==> flow/design.v <==
module main(
	input		MAX10_CLK1_50,
	input 	[9:0]		SW,
	output	[9:0]		LEDR,
	output	[35:0]	GPIO
);
	wire Clock;
	wire Resetn;
	assign Clock = MAX10_CLK1_50;
	assign Resetn = SW[0];
	parameter DIVISOR = 25000000;
	reg [24:0] counter;   
	reg led_out;
	always @(posedge Clock, negedge Resetn)
		if(!Resetn)
		begin
			counter <= 0;
			led_out <= 0;
		end else
		begin
			if(counter == DIVISOR - 1)
			begin
				counter <= 0;
				led_out <= ~led_out;   
			end else
				counter <= counter + 1;
		end
	assign LEDR[0] = led_out;
	assign GPIO[35] = led_out;
endmodule
Reports on main
The steps from the RTL of main to its reports follow in flow order.
Line numbers count from 1 in the design file above.
Cell names lack the library's common part.
A cell with n/a has no value.
Set-up
  top: main
  clock: MAX10_CLK1_50
  standard-cell library: sky130hd
  library corner: tt_025C_1v80

Word level
Counts by Yosys on the flattened word-level netlist (proc, flatten, opt, wreduce; memories kept). Register bits leave out memories and registers merged into their read ports (data or address); mux counts leave out enables and synchronous resets folded into registers. Print and check cells are left out. Cells with the same type and inputs are merged into one.
Bit counts
  register bits: 26
  input port bits: 11
  output and inout bits: 46
  elaborated cells: 6
Cells by class
  add/sub/neg operators: 1
  equality and inequality tests: 1
  multiplexer cells: 1
  bitwise operators: 1
Operators by type and width (count)
  adder 25 x 1 -> 25 bit (second input constant): 1
  equality test 25 bit (second input constant): 1
  two-way mux 25 bit: 1
  NOT 1 bit: 1

Logic depth
Yosys ltp: most cells in a row. Word level: on the elaborated netlist, between registers, memories and ports. Mapped: between sequential cells and ports; inverters and the memories' decode and read muxes count.
Depth
  depth after elaboration: 2
  ABC_AREA: 0
  gate-level depth with buffers: 7
  depth with buffers taken out: 5

Netlist
Yosys stat after the flow's synthesis: flattened, memories mapped to cells. It holds for the ABC_AREA given above (unset counts as 0); a run with the other value may have another netlist.
Cell types
  dfrtp_1: count 26, total area 650.624 sq um
  buf_4: count 50, total area 375.36 sq um
  xnor2_1: count 6, total area 52.55 sq um
  xor2_1: count 6, total area 52.55 sq um
  nand3_1: count 10, total area 50.048 sq um
  a21oi_1: count 9, total area 45.043 sq um
  o31ai_1: count 5, total area 37.536 sq um
  or3_1: count 5, total area 31.28 sq um
  o21ai_0: count 6, total area 30.029 sq um
  or4_1: count 4, total area 30.029 sq um
  and4_1: count 3, total area 26.275 sq um
  nand2_1: count 7, total area 26.275 sq um
  nand4_1: count 4, total area 25.024 sq um
  nand4_2: count 2, total area 25.024 sq um
  nand4_4: count 1, total area 21.27 sq um
  nor4_4: count 1, total area 21.27 sq um
  and3_1: count 3, total area 18.768 sq um
  nor2_1: count 5, total area 18.768 sq um
Other cell types: 15; their cells: 21.
Synthesis totals
  cells in the netlist: 174
  chip area (Yosys): 1677.9 sq um
  sequential part of the area: 650.6 sq um
  mapped flip-flops: 26
  buffers: 51

Timing after synthesis
OpenSTA on the mapped netlist: ideal clock, no wires. The path of least setup slack (recovery checks aside). Input and output delay are each 20% of the period. Register names are those of the netlist, which keeps one name where synthesis merged equal registers.
Timing after synthesis
  path kind: reg-to-reg
  from: reg counter[0]
  to: reg counter[19]
  period: 2.18 ns
  setup time: 0.130 ns
  launch time at the first pin: 0.000 ns
  data arrival time: 1.521 ns
  data required time: 2.050 ns
  path slack: 0.530 ns
  path delay: 1.651 ns
  stages on the path: 8
  buffers on the path: 2
  synthesis period reached: 1.65 ns
"path delay" = arrival - input delay + setup time.
"stages on the path": output pins that drive a net of the path, with the launching flip-flop's if there is one; two outputs of one cell count as two.
"synthesis period reached" = period - worst setup slack (recovery checks aside). The figure is calculated, with input and output delays left at 20% of the set period.
Between the ends stands the longest chain of elaborated cells between them, by number of cells; it is not shown to be the way that was timed. Of several equally long chains one is given.
A line is the first line of the expression or statement that the cell stems from. Yosys adds cells for indexed reads and writes and turns some case tables into memories.
A register here has more assigning lines than the two given.
On the way, after synthesis
  path through: dfrtp_1 -> ha_1 -> and3_1 -> buf_2 -> nand2_1 -> nor4_4 -> buf_4 -> a21oi_1
  cells in the longest elaborated chain: 2
  elaborated cells on any way between the ends: 3
  source lines of those cells: 2
  those cells by class: 1 x add/sub; 1 x eq/ne; 1 x mux
Ends and longest elaborated chain, after synthesis
  start, declared: RTL line 12  | reg [24:0] counter;
  start, assigned: RTL line 17  | counter <= 0;
  start, assigned: RTL line 26  | counter <= counter + 1;
  adder 25 x 1 -> 25 bit: RTL line 26
  two-way mux 25 bit: RTL line 21  | if(counter == DIVISOR - 1)
  end, assigned: RTL line 23  | counter <= 0;
  end, assigned: RTL line 26
  end, declared: RTL line 12

Worst path after layout
Path of least setup slack in the final report of flow run 1 (OpenROAD, finished layout, wires in). Where an end is a register, its clock arrival counts in the times.
Timing after layout
  path kind: reg-to-reg
  from: reg counter[0]
  to: reg counter[20]
  period: 2.53 ns
  setup time: 0.06 ns
  launch time at the first pin: 0.26 ns
  data arrival time: 2.04 ns
  data required time: 2.73 ns
  path slack: 0.69 ns
  stages on the path: 8
  buffers on the path: 2
Between the ends stands the longest chain of elaborated cells between them, by number of cells; it is not shown to be the way that was timed. Of several equally long chains one is given.
A register here has more assigning lines than the two given.
On the way, after layout
  path through: dfrtp_1 -> ha_2 -> and3_4 -> buf_6 -> nand4_1 -> buf_6 -> or4_4 -> a21oi_2
  cells in the longest elaborated chain: 2
  elaborated cells on any way between the ends: 3
  source lines of those cells: 2
  those cells by class: 1 x add/sub; 1 x eq/ne; 1 x mux
Ends and longest elaborated chain, after layout
  start, declared: RTL line 12  | reg [24:0] counter;
  start, assigned: RTL line 17  | counter <= 0;
  start, assigned: RTL line 26  | counter <= counter + 1;
  adder 25 x 1 -> 25 bit: RTL line 26
  two-way mux 25 bit: RTL line 21  | if(counter == DIVISOR - 1)
  end, assigned: RTL line 23  | counter <= 0;
  end, assigned: RTL line 26
  end, declared: RTL line 12

2 stored runs of main in the flow (synthesis by Yosys, layout by OpenROAD, sky130hd cells), in arbitrary order. Constraints: input delay and output delay 20% of the set period each, output load 0.01 pF.
"achieved clock period" = clock period - worst setup slack. The figure is calculated, with input and output delays left at 20% of the set period.
By "time of the worst setup path" is meant the share of the clock period that the worst setup path is allowed (20% is reserved at inputs, 20% at outputs), minus its slack. Clock arrival times at its registers enter into it.
"total power after layout" rests on the timing tool's default activity at the inputs, not on a simulated workload.

==> flow run 1: settings <==
{ "period_ns": 2.53, "CORE_UTILIZATION": 44, "SETUP_SLACK_MARGIN": 0.6, "PLACE_DENSITY_LB_ADDON": 0.07, "CORE_ASPECT_RATIO": 1.33, "ABC_AREA": 0, "GPL_TIMING_DRIVEN": 1, "MAX_ROUTING_LAYER": "met4", "CAP_MARGIN": 20, "CORE_MARGIN": 2, "SLEW_MARGIN": 20 }
==> flow run 1: results <==
time of the worst setup path: 1.84 ns
worst path kind: reg-to-reg
die area: 4,328.2 sq um
setup slack of the worst path: 0.687 ns
total power after layout: 0.6901 mW
achieved clock period: 1.843 ns
final design utilization: 46.7%
std-cell area (final layout): 1,681.6 sq um
area of the synthesized netlist: 1,677.9 sq um

==> flow run 2: settings <==
{ "period_ns": 1.82, "CORE_UTILIZATION": 17, "CAP_MARGIN": 20, "CORE_MARGIN": 2, "SLEW_MARGIN": 20 }
==> flow run 2: results <==
time of the worst setup path: 1.72 ns
worst path kind: reg-to-reg
die area: 10,680.2 sq um
setup slack of the worst path: 0.098 ns
total power after layout: 1.009 mW
achieved clock period: 1.722 ns
final design utilization: 18.4%
std-cell area (final layout): 1,780.5 sq um
area of the synthesized netlist: 1,677.9 sq um
