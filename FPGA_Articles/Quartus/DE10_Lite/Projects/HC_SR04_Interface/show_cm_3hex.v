==> flow/design.v <==
`default_nettype none
module show_ticks_cm_3hex
#(
    parameter LEADING_BLANK = 1   
)
(
    input             clk,
    input             rst_n,          
    input             sample,         
    input      [20:0] ticks_20ns,     
    output reg [6:0]  HEX2,           
    output reg [6:0]  HEX1,           
    output reg [6:0]  HEX0            
);
    reg [20:0] ticks_q;
    always @(posedge clk or negedge rst_n) begin
        if (!rst_n) ticks_q <= 21'd0;
        else if (sample) ticks_q <= ticks_20ns;
    end
    function [9:0] ticks_to_cm10;   
        input [20:0] t;
        reg   [47:0] p;             
        begin
            p = (t * 16'd46282) + 48'd67108864;  
            ticks_to_cm10 = p[47:27];            
        end
    endfunction
	wire [9:0] cm_raw = ticks_to_cm10(ticks_q);
    wire [9:0] cm_clamped = (cm_raw > 10'd400) ? 10'd400 : cm_raw;
    wire [3:0] bcd_h, bcd_t, bcd_o;
	 bin_to_bcd3 u_b2b (
        .bin (cm_clamped),   
        .h   (bcd_h),
        .t   (bcd_t),
        .o   (bcd_o)
    );
    wire [6:0] seg_h = (LEADING_BLANK && (bcd_h == 4'd0)) ? 7'b1111111 : seg7(bcd_h);
    wire [6:0] seg_t = (LEADING_BLANK && (bcd_h == 4'd0) && (bcd_t == 4'd0))
                       ? 7'b1111111 : seg7(bcd_t);
    wire [6:0] seg_o = seg7(bcd_o);
    always @(posedge clk or negedge rst_n) begin
        if (!rst_n) begin
            HEX2 <= 7'b1111111;
            HEX1 <= 7'b1111111;
            HEX0 <= 7'b1111111;
        end else begin
            HEX2 <= seg_h;
            HEX1 <= seg_t;
            HEX0 <= seg_o;
        end
    end
    function [6:0] seg7;
        input [3:0] d;
        begin
            case (d)
                4'd0: seg7 = 7'b1000000;
                4'd1: seg7 = 7'b1111001;
                4'd2: seg7 = 7'b0100100;
                4'd3: seg7 = 7'b0110000;
                4'd4: seg7 = 7'b0011001;
                4'd5: seg7 = 7'b0010010;
                4'd6: seg7 = 7'b0000010;
                4'd7: seg7 = 7'b1111000;
                4'd8: seg7 = 7'b0000000;
                4'd9: seg7 = 7'b0010000;
                default: seg7 = 7'b1111111;  
            endcase
        end
    endfunction
endmodule
module bin_to_bcd3 (
    input      [9:0] bin,      
    output reg [3:0] h,
    output reg [3:0] t,
    output reg [3:0] o
);
    integer i;
    reg [21:0] shift;
    always @* begin
        shift = {12'd0, bin};
        for (i = 0; i < 10; i = i + 1) begin
            if (shift[21:18] >= 4'd5) shift[21:18] = shift[21:18] + 4'd3;
            if (shift[17:14] >= 4'd5) shift[17:14] = shift[17:14] + 4'd3;
            if (shift[13:10] >= 4'd5) shift[13:10] = shift[13:10] + 4'd3;
            shift = shift << 1;
        end
        h = shift[21:18];
        t = shift[17:14];
        o = shift[13:10];
    end
endmodule
---- Reports on show_ticks_cm_3hex ----
Tool output for the design above, in the order of the flow.
Lines are those of the file above, counted from 1.
Library cell names are shortened.
The mark n/a stands for no value.
design
  top ..................................... show_ticks_cm_3hex
  clock port .............................. clk
  standard-cell library ................... sky130hd
  library corner .......................... tt_025C_1v80

---- Elaborated design ----
Source: Yosys, flattened and elaborated, memories not mapped. Widths are those after wreduce; folded enables and synchronous resets count as part of the registers. Registers that Yosys merges into a memory's read port (data or address) are not register bits. Print and check cells do not count.
Yosys's memory passes give these memory sizes; they may raise the number of words (mostly to a power of two), join words into wider ones and drop unused or constant bits.
cells by class
  muxes and demuxes ....................... 27
  add/subtract/negate cells ............... 25
  multipliers ............................. 1
  magnitude comparators ................... 25
  reductions and logical operators ........ 5
operator list
  cell                                                number
  multiplier 21 x 15 -> 36 bit with constant B        1
  >= comparator 4 x 3 -> 1 bit with constant B        21
  adder 4 x 2 -> 4 bit with constant B                15
  two-way mux 4 bit                                   15
  adder 37 x 27 -> 37 bit with constant B             1
  logical AND 32 x 1 -> 1 bit with constant A         1
  two-way mux 3 bit                                   9
  adder 3 x 2 -> 3 bit with constant B                6
  two-way mux 7 bit                                   2
  > comparator 10 x 9 -> 1 bit with constant B        1
  two-way mux 10 bit                                  1
  logical NOT 4 bit                                   2
  adder 1 x 2 -> 3 bit with constant A and B          2
  >= comparator 1 x 3 -> 1 bit with constant A and B  2
  adder 1 x 2 -> 3 bit with constant B                1
  >= comparator 1 x 3 -> 1 bit with constant B        1
  logical AND 1 bit                                   1
  logical NOT 1 bit                                   1
bit counts
  flip-flop bits (word level) ............. 35
  ROM bits ................................ 336
  word width x clocked read ports ......... 7
  output and inout port bits .............. 21
  input bits .............................. 24
  memories kept ........................... 3
memory list
  memory           depth  bits a word  rd ports  wr ports  line  text
  (no name shown)  16     7            1         0         55    case (d)
  (no name shown)  16     7            1         0         55
  (no name shown)  16     7            1         0         55

---- Longest topological paths ----
Depth = most cells in a row (Yosys ltp): at word level without a register or memory, in the mapped netlist without a sequential cell, where the memories' decode and read muxes count.
depth
  depth after elaboration ................. 26
  ABC_AREA ................................ 0
  depth in mapped cells ................... 67

---- Netlist ----
Yosys stat after the flow's synthesis: flattened, memories mapped to cells. It holds for the ABC_AREA given above (unset counts as 0); a run with the other value may have another netlist.
Totals and module areas in this step are rounded.
cell types
  cell type  number  area in all (um^2)
  ha_1       173     2.16E+03
  fa_1       95      1.9E+03
  inv_1      197     739.459
  dfstp_2    21      551.779
  dfrtp_1    21      525.504
  nand2_1    80      300.288
  mux2_2     23      258.998
  o21ai_0    41      205.197
  a21oi_1    39      195.187
  nor2_1     50      187.68
  a21o_1     21      157.651
  nand3_1    27      135.13
  nand4_1    20      125.12
  xor2_1     14      122.618
  o211ai_1   16      120.115
  a211oi_1   14      105.101
  nor3_1     21      105.101
  mux2i_1    10      100.096
Other cell types: 76; their cells: 250.
synthesis totals
  buffers ................................. 20
  flip-flops .............................. 42
  chip area (Yosys) ....................... 10100 um^2
  cells in the netlist .................... 1133
By module: a second synthesis without flattening, with its own total; a netlist apart from the flattened one above.
unflattened totals
  cell total of the unflattened synthesis .. 1089
  area total of the unflattened synthesis .. 9750 um^2
Each row is one instance without its submodules.
by module
  module              sequential area (um^2)  cells  area (um^2)  instances
  show_ticks_cm_3hex  1080                    808    7860         1
  bin_to_bcd3         0.0                     281    1890         1

---- Worst setup path after synthesis ----
Path of least setup slack by OpenSTA after synthesis, without wires, with an ideal clock, recovery checks aside; 20% of the period is set as input and as output delay. Where synthesis merged equal registers, the netlist keeps one of their names.
path after synthesis
  path type ............................... reg2reg
  start point ............................. register ticks_q[10]
  end point ............................... register HEX1[0]
  required time ........................... 24.305 ns
  arrival time ............................ 12.255 ns
  driving pins on the path ................ 54
  path delay .............................. 12.350 ns
  period .................................. 24.4 ns
  slack ................................... 12.050 ns
  launch time at the first pin ............ 0.000 ns
  synthesis period reached ................ 12.35 ns
"path delay" = arrival - input delay + setup time.
"driving pins on the path" counts driving pins, that of a launching flip-flop among them; a cell with two outputs on the path counts twice.
"synthesis period reached" is the clock period less the worst setup slack; recovery checks do not enter. This is arithmetic on one report: input and output delays are still those of the set period (20% each).
Between the ends stands the longest chain of elaborated cells between them, by number of cells; it is not shown to be the way that was timed. Of several equally long chains one is given.
Each line given opens the expression or statement behind the cell; cells for indexed reads and writes are added by Yosys, which also makes memories of some case tables.
between the ends, after synthesis
  cells stage by stage .................... dfrtp_1 > ha_1 > inv_1 > fa_1 > fa_1 > fa_1 > inv_1 > fa_1 > inv_1 > fa_1 > inv_1 > ha_1 > a211oi_1 > o221ai_1 > a221oi_1 > o21ai_0 > xor2_1 > ha_1 > [... 18 more ...] > o21a_1 > buf_6 > nor2_1 > a21oi_1 > ha_1 > or3_1 > and4_4 > a221o_1 > or2_1 > nor3_1 > a211o_1 > a21oi_1 > or2_2 > ha_1 > o211a_1 > a311oi_1 > a31o_2 > o21ai_0
  length of the longest elaborated chain .. 26
ends and longest elaborated chain, after synthesis
  item                          line  text
  from (decl)                   15    reg [20:0] ticks_q;
  from (assign)                 17    if (!rst_n) ticks_q <= 21'd0;
  from (assign)                 18    else if (sample) ticks_q <= ticks_20ns;
  multiplier 21 x 15 -> 36 bit  24    p = (t * 16'd46282) + 48'd67108864;
  adder 37 x 27 -> 37 bit       24
  > comparator 10 x 9 -> 1 bit  29    wire [9:0] cm_clamped = (cm_raw > 10'd400) ? 10'd400 : cm_raw;
  two-way mux 10 bit            29
  adder 1 x 2 -> 3 bit          84    if (shift[13:10] >= 4'd5) shift[13:10] = shift[13:10] + 4'd3;
  two-way mux 3 bit             84
  >= comparator 4 x 3 -> 1 bit  84
  [... 12 more ...]             n/a
  two-way mux 4 bit             84
  adder 4 x 2 -> 4 bit          83    if (shift[17:14] >= 4'd5) shift[17:14] = shift[17:14] + 4'd3;
  two-way mux 4 bit             83
  logical NOT 4 bit             38    wire [6:0] seg_t = (LEADING_BLANK && (bcd_h == 4'd0) && (bcd_t == 4'd0))
  logical AND 32 x 1 -> 1 bit   38
  logical AND 1 bit             38
  two-way mux 7 bit             38
  to (assign)                   44    HEX1 <= 7'b1111111;
  to (assign)                   48    HEX1 <= seg_t;
  to (decl)                     12    output reg [6:0]  HEX1,

==> results <==
Design show_ticks_cm_3hex on sky130hd. What follows are 2 stored runs of the flow, each under its own settings; their order means nothing. The constraints put input and output delay at 20% of the set period each and load the outputs with 0.01 pF.

---- flow run 1 ----
settings
  period_ns = 14.6
  CORE_UTILIZATION = 51
  SETUP_SLACK_MARGIN = 3.42
  PLACE_DENSITY_LB_ADDON = 0.19
  CELL_PAD_IN_SITES_GLOBAL_PLACEMENT = 0
  CELL_PAD_IN_SITES_DETAIL_PLACEMENT = 1
  ABC_AREA = 0
  GPL_TIMING_DRIVEN = 0
  CTS_CLUSTER_SIZE = 26
  CAP_MARGIN = 40
  MAX_ROUTING_LAYER = met4
  CORE_MARGIN = 2
  SLEW_MARGIN = 20
results
  no results, routing failed with GRT-0232

---- flow run 2 ----
settings
  period_ns = 20.6
  CORE_UTILIZATION = 70
  SETUP_SLACK_MARGIN = -2.0
  PLACE_DENSITY = 0.42
  CORE_ASPECT_RATIO = 0.84
  CORE_MARGIN = 9
  CELL_PAD_IN_SITES_GLOBAL_PLACEMENT = 1
  TNS_END_PERCENT = 95
  GPL_TIMING_DRIVEN = 1
  GPL_ROUTABILITY_DRIVEN = 1
  CTS_CLUSTER_DIAMETER = 167
  MIN_ROUTING_LAYER = met1
  CAP_MARGIN = 20
  SLEW_MARGIN = 20
results
  no results, placement failed with GPL-0301
