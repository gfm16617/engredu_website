==> flow/design.v <==
`default_nettype none
module echo_ticks(
	input 				clk,
	input 				rst_n,
	input					echo_in,
	output	reg [20:0]	width_ticks,
	output	reg		valid,
	output	reg		timeout,
	output				busy
);
	localparam CLK_HZ     		= 50000000;   
	localparam TIMEOUT_TICKS 	= 2000000;    
    reg echo_meta, echo_sync, echo_prev;
    always @(posedge clk or negedge rst_n) begin
        if (!rst_n) begin
            echo_meta <= 1'b0;
            echo_sync <= 1'b0;
            echo_prev <= 1'b0;
        end else begin
            echo_meta <= echo_in;
            echo_sync <= echo_meta;
            echo_prev <= echo_sync;
        end
    end
    wire rising  =  echo_sync & ~echo_prev;
    wire falling = ~echo_sync &  echo_prev;
    reg        counting;
    reg [20:0] count;
    assign busy = counting;
    always @(posedge clk or negedge rst_n) begin
        if (!rst_n) begin
            counting     <= 1'b0;
            count        <= 21'd0;
            width_ticks  <= 21'd0;
            valid        <= 1'b0;
            timeout      <= 1'b0;
        end else begin
            valid   <= 1'b0;
            timeout <= 1'b0;
            if (!counting) begin
                if (rising) begin
                    counting <= 1'b1;
                    count    <= 21'd0;
                end
            end else begin
                count <= count + 21'd1;
                if (falling) begin
                    counting    <= 1'b0;
                    width_ticks <= count;
                    valid       <= 1'b1;
                end else if (count >= (TIMEOUT_TICKS - 1)) begin
                    counting    <= 1'b0;
                    width_ticks <= TIMEOUT_TICKS;
                    timeout     <= 1'b1;
                end
            end
        end
    end	
endmodule
From RTL to reports: echo_ticks
The steps from the RTL of echo_ticks to its reports follow in flow order.
Lines are those of the file above, counted from 1.
A cell with n/a has no value.

design
  top module = echo_ticks
  clock = clk
  standard-cell library = sky130hd
  library corner = tt_025C_1v80

Word level
Source: Yosys, flattened and elaborated, memories not mapped. Widths are those after wreduce. Registers that Yosys merges into a memory's read port (data or address) are not register bits. Print and check cells do not count. Equal cells are merged and count once.

storage and ports
  register bits = 48
  latch bits = 0
  memory bits (writable) = 0
  memory bits (read-only) = 0
  clocked read ports x word width = 0
  memories = 0
  bits of input ports = 3
  output and inout bits = 24
  cells after elaboration = 30

cells by class
  $add $sub $neg = 1
  multipliers = 0
  divide/modulo/power cells = 0
  $lt $le $gt $ge = 1
  equality and inequality tests = 0
  shifts and indexed selects = 0
  mux-type cells = 13
  bitwise gates (word level) = 4
  reduce/logical cells = 3

operators by type and width
  kind                                                        number
  two-way mux 21 bit                                          4
  adder 21 x 1 -> 21 bit (second input constant)              1
  greater-or-equal comparator 21 bit (second input constant)  1
  two-way mux 1 bit                                           9
  nonzero test 2 bit                                          2
  bitwise AND 1 bit                                           2
  NOT 1 bit                                                   2
  AND reduction 2 bit                                         1

Logic depth
Longest topological path by Yosys (ltp), each cell counted once; first at word level (registers and memories cut), then after technology mapping (sequential cells cut; the memories' decode and read muxes count).

logic depth
  word-level depth = 4
  ABC_AREA = 0
  gate-level depth with buffers = 6
  mapped depth without buffers = 5

Synthesis result
The flow's flattened synthesis, as Yosys stat reports it; memories are mapped. The netlist is that of the ABC_AREA named above (0 if unset); the other value can give another one.

cells by type
  cell type                 number  area in all (sq um)
  sky130_fd_sc_hd__dfrtp_1  48      1.2E+03
  sky130_fd_sc_hd__nand2_1  47      176.419
  sky130_fd_sc_hd__mux2i_1  10      100.096
  sky130_fd_sc_hd__o21ai_0  16      80.077
  sky130_fd_sc_hd__o21ai_2  9       78.826
  sky130_fd_sc_hd__nor2_1   20      75.072
  sky130_fd_sc_hd__buf_6    6       67.565
  sky130_fd_sc_hd__nand3_1  10      50.048
  sky130_fd_sc_hd__nand4_1  6       37.536
  sky130_fd_sc_hd__a21oi_1  7       35.034
  sky130_fd_sc_hd__a41oi_1  3       26.275
  sky130_fd_sc_hd__nand4_4  1       21.27
  sky130_fd_sc_hd__nor4_4   1       21.27
  sky130_fd_sc_hd__buf_12   1       20.019
  sky130_fd_sc_hd__o221a_4  1       20.019
  sky130_fd_sc_hd__and3_1   3       18.768
  sky130_fd_sc_hd__nor3_4   1       16.266
  sky130_fd_sc_hd__inv_1    4       15.014

Other cell types: 25; their cells: 31.

synthesis totals
  mapped cells = 225
  mapped area = 2311.0 sq um
  sequential part of the area = 1201.2 sq um
  mapped flip-flops = 48
  buffers = 12

Path before layout
Source: OpenSTA report_checks on the synthesized netlist (no wires, ideal clock, input and output delay 20% of the period each), path of least setup slack; recovery checks are left aside. Register names are those of the netlist, which keeps one name where synthesis merged equal registers.

path post-synthesis
  kind = flip-flop to flip-flop
  start point = register count[0]
  end point = register counting
  clock period = 1.79 ns
  library setup time = 0.080 ns
  time at the first pin = 0.000 ns
  data arrival time = 1.576 ns
  data required time = 1.710 ns
  path slack = 0.134 ns
  delay of the path = 1.656 ns
  stages = 7
  path buffers = 1
  synthesis period reached = 1.656 ns

"delay of the path" = arrival - input delay + setup time.
"stages" counts driving pins, that of a launching flip-flop among them; a cell with two outputs on the path counts twice.
"synthesis period reached" is the clock period less the worst setup slack; recovery checks do not enter. This is arithmetic on one report: input and output delays are still those of the set period (20% each).
The rows between start and end are the longest chain of elaborated cells between them; the timing report does not say that the signal goes this way. Where chains are equally long, one stands for them.
Each line given opens the expression or statement behind the cell; cells for indexed reads and writes are added by Yosys, which also makes memories of some case tables.
A register here has more assigning lines than the two given.

between the ends, post-synthesis
  path through = sky130_fd_sc_hd__dfrtp_1 -> sky130_fd_sc_hd__ha_1 -> sky130_fd_sc_hd__and2_1 -> sky130_fd_sc_hd__o21a_4 -> sky130_fd_sc_hd__o221a_4 -> sky130_fd_sc_hd__buf_12 -> sky130_fd_sc_hd__nor3_4
  cells in the longest elaborated chain = 4
  elaborated cells on any way between the ends = 4
  RTL lines with such cells = 3
  classes of those cells = 1 x compare; 3 x mux

RTL lines, path post-synthesis
  what                                RTL line  text
  start, declared                     28        reg [20:0] count;
  start, assigned                     33        count        <= 21'd0;
  start, assigned                     46        count <= count + 21'd1;
  greater-or-equal comparator 21 bit  51        end else if (count >= (TIMEOUT_TICKS - 1)) begin
  two-way mux 1 bit                   51
  two-way mux 1 bit                   47        if (falling) begin
  two-way mux 1 bit                   40        if (!counting) begin
  end, assigned                       32        counting     <= 1'b0;
  end, assigned                       42        counting <= 1'b1;
  end, declared                       27        reg        counting;

Timing after layout
From the final timing report of entry A: the path of least setup slack in the routed layout; clock arrival at registers is part of the times.

path after layout
  kind = flip-flop to output port
  start point = register counting
  end point = output busy
  clock period = 1.84 ns
  output delay = 0.37 ns
  time at the first pin = 0.31 ns
  data arrival time = 1.42 ns
  data required time = 1.47 ns
  path slack = 0.05 ns
  stages = 2
  path buffers = 1

A register here has more assigning lines than the two given.

between the ends, after layout
  path through = sky130_fd_sc_hd__dfrtp_2 -> sky130_fd_sc_hd__clkdlybuf4s50_1
  cells in the longest elaborated chain = 0
  elaborated cells on any way between the ends = 0
  RTL lines with such cells = 0

RTL lines, path after layout
  what             RTL line  text
  start, declared  27        reg        counting;
  start, assigned  32        counting     <= 1'b0;
  start, assigned  42        counting <= 1'b1;
  end, declared    9         output busy

Ticket comment

Module echo_ticks, platform sky130hd: 2 stored runs of the flow (Yosys, OpenROAD) with differing settings, in no particular order. Input and output delays are each 20% of the period that was set; the output load is 0.01 pF.
By "period achieved" is meant the clock period of the run minus its worst setup slack. This is arithmetic on one report: input and output delays are still those of the set period (20% each).
"worst setup path time" = time allowed to the worst setup path (clock period - input delay - output delay, where it has them) - its slack; a late launch clock adds to it, a late capture clock takes from it.
"total power of the final layout" rests on the timing tool's default activity at the inputs, not on a simulated workload.
Among the settings, - means not set for that run.

name                                            entry A                   entry B
period_ns                                       1.84                      3.02
CAP_MARGIN                                      20                        0
CORE_MARGIN                                     2                         5
CORE_UTILIZATION                                40                        17
SLEW_MARGIN                                     20                        20
SETUP_SLACK_MARGIN                              -                         0.23
PLACE_DENSITY_LB_ADDON                          -                         0.23
GPL_ROUTABILITY_DRIVEN                          -                         1
CTS_CLUSTER_SIZE                                -                         46
CTS_CLUSTER_DIAMETER                            -                         105
MIN_ROUTING_LAYER                               -                         met2
standard-cell area of the final layout (sq um)  2795.2                    2874.0
utilization of the finished layout (%)          50.5                      21.6
total power of the final layout (W)             0.002658                  0.001797
sum of negative setup slack (ns)                0.000                     0.000
area of the synthesized netlist (sq um)         2311.0                    2311.0
worst setup path time (ns)                      1.42                      1.62
worst setup path type                           flip-flop to output port  flip-flop to output port
period achieved (ns)                            1.786                     2.228
die size (sq um)                                6401.6                    16025.0
worst setup slack after layout (ns)             0.054                     0.792
